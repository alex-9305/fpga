==> flow/design.v <==
module count_up_16_bit
    (
        input wire clk, n_rst,
        output reg [15:0] count_out
    );
    always @(posedge clk or negedge n_rst) begin
        if (n_rst == 1'b0) begin
            count_out = 16'h0000;
        end else begin
            count_out <= count_out + 1'b1;
        end
    end
endmodule
From RTL to reports: count_up_16_bit
Tool output for the design above, in the order of the flow.
Line numbers count from 1 in the design file above.
{ "inputs": {"top": "count_up_16_bit", "clock_port": "clk", "cell_library": "sky130hd", "corner": "tt_025C_1v80"} }

Elaborated design
Source: Yosys, flattened and elaborated, memories not mapped. Widths are those after wreduce; folded enables and synchronous resets count as part of the registers. Registers that Yosys merges into a memory's read port (data or address) are not register bits. Print and check cells do not count. Equal cells are merged and count once.
{ "word_totals": {"reg_bits": 16, "in_bits": 2, "wordCells": 2} }
{ "classes": {"n_addsub": 1} }
{ "ops": {"columns": ["operator", "n"], "rows": [
  ["adder 16 x 1 -> 16 bit with constant B", 1]
]} }

Longest topological paths
Yosys ltp: most cells in a row. Word level: on the elaborated netlist, between registers, memories and ports. Mapped: between sequential cells and ports; inverters and the memories' decode and read muxes count.
{ "logic_depth": {"ltp_word": 1, "abc_area": 0, "ltp_mapped": 4} }

After synthesis
The flow's flattened synthesis, as Yosys stat reports it; memories are mapped. The netlist is that of the ABC_AREA named above (0 if unset); the other value can give another one.
{ "types": {"columns": ["cell_type", "n"], "rows": [
  ["sky130_fd_sc_hd__dfrtp_1", 16],
  ["sky130_fd_sc_hd__xor2_1", 10],
  ["sky130_fd_sc_hd__nor4_2", 4],
  ["sky130_fd_sc_hd__xnor2_1", 4],
  ["sky130_fd_sc_hd__nand3_1", 5],
  ["sky130_fd_sc_hd__nand4_4", 1],
  ["sky130_fd_sc_hd__nor3_1", 4],
  ["sky130_fd_sc_hd__nand2_1", 4],
  ["sky130_fd_sc_hd__ha_1", 1],
  ["sky130_fd_sc_hd__nand4_1", 2],
  ["sky130_fd_sc_hd__inv_1", 3],
  ["sky130_fd_sc_hd__nor2_1", 3]
]} }
{ "mapped": {"cell_count": 57, "yosys_area_um2": 701.9, "seq_area_um2": 400.4, "ff_cells": 16} }

Path before layout
Path of least setup slack by OpenSTA after synthesis, without wires, with an ideal clock, recovery checks aside; 20% of the period is set as input and as output delay. Where synthesis merged equal registers, the netlist keeps one of their names.
{ "synth_timing": {"path_kind": "register to register", "start": "register count_out[2]", "end": "register count_out[13]", "clock_period_ns": 1.92, "launch_ns": 0.000, "arrival_ns": 1.164, "required_ns": 1.841, "setup_slack_ns": 0.677, "delay_ns": 1.243, "driving_pins": 4, "period_less_setup_slack_ns": 1.243} }
"delay_ns" = arrival - input delay + setup time.
"driving_pins" counts driving pins, that of a launching flip-flop among them; a cell with two outputs on the path counts twice.
"period_less_setup_slack_ns" = period - worst setup slack (recovery checks aside). The figure is calculated, with input and output delays left at 20% of the set period.
Between the ends stands the longest chain of elaborated cells between them, by number of cells; it is not shown to be the way that was timed. Of several equally long chains one is given.
Each line given opens the expression or statement behind the cell; cells for indexed reads and writes are added by Yosys, which also makes memories of some case tables.
{ "synth_between": {"path_cell_list": "sky130_fd_sc_hd__dfrtp_1 -> sky130_fd_sc_hd__nand3_1 -> sky130_fd_sc_hd__nor4_2 -> sky130_fd_sc_hd__xor2_1", "elab_chain_cells": 1, "cone_cells": 1} }
{ "synth_lines": {"columns": ["item", "line", "source"], "rows": [
  ["start, declared", 4, "output reg [15:0] count_out"],
  ["start, assigned", 8, "count_out = 16'h0000;"],
  ["start, assigned", 10, "count_out <= count_out + 1'b1;"],
  ["adder 16 x 1 -> 16 bit", 10, null],
  ["end, assigned", 8, null],
  ["end, assigned", 10, null],
  ["end, declared", 4, null]
]} }

Path in the finished layout
Path of least setup slack in the final report of run 1 (OpenROAD, finished layout, wires in). Where an end is a register, its clock arrival counts in the times.
{ "layout_timing": {"path_kind": "register to output", "start": "register count_out[3]", "end": "output port count_out[3]", "clock_period_ns": 1.9, "launch_ns": 0.25, "arrival_ns": 1.32, "required_ns": 1.52, "setup_slack_ns": 0.20, "driving_pins": 2} }
{ "layout_between": {"path_cell_list": "sky130_fd_sc_hd__dfrtp_1 -> sky130_fd_sc_hd__clkdlybuf4s50_1", "elab_chain_cells": 0, "cone_cells": 0} }
{ "layout_lines": {"columns": ["item", "line", "source"], "rows": [
  ["start, declared", 4, "output reg [15:0] count_out"],
  ["start, assigned", 8, "count_out = 16'h0000;"],
  ["start, assigned", 10, "count_out <= count_out + 1'b1;"],
  ["end, declared", 4, null]
]} }

# Flow runs of count_up_16_bit

Settings and measured results of 2 stored flow runs for module count_up_16_bit (sky130hd), not sorted in any way. The constraints put input and output delay at 20% of the set period each and load the outputs with 0.01 pF.
"worst_setup_path_time_ns" = time allowed to the worst setup path (clock period - input delay - output delay, where it has them) - its slack; a late launch clock adds to it, a late capture clock takes from it.
"power_mw" rests on the timing tool's default activity at the inputs, not on a simulated workload.
[
  {
    "run": "run 1",
    "settings": { "period_ns": 1.9, "CORE_UTILIZATION": 18, "PLACE_DENSITY": 0.4, "CELL_PAD_IN_SITES_GLOBAL_PLACEMENT": 2, "CELL_PAD_IN_SITES_DETAIL_PLACEMENT": 0, "GPL_TIMING_DRIVEN": 1, "SLEW_MARGIN": 15, "MAX_ROUTING_LAYER": "met4", "CAP_MARGIN": 20, "CORE_MARGIN": 2 },
    "results": { "synthesis_area_um2": 701.9, "design_die_area_um2": 4414.9, "layout_stdcell_area_um2": 994.7, "post_route_util_frac": 0.268, "worstSetupSlack_ns": 0.197, "power_mw": 0.6662, "worst_setup_path_time_ns": 1.32, "worst_path_kind": "register to output" }
  },
  {
    "run": "run 2",
    "settings": { "period_ns": 1.41, "CORE_UTILIZATION": 24, "CAP_MARGIN": 20, "CORE_MARGIN": 2, "SLEW_MARGIN": 20 },
    "results": { "synthesis_area_um2": 701.9, "design_die_area_um2": 3373.3, "layout_stdcell_area_um2": 1058.5, "post_route_util_frac": 0.384, "worstSetupSlack_ns": 0.075, "power_mw": 0.7782, "worst_setup_path_time_ns": 1.34, "worst_path_kind": "register to register" }
  }
]
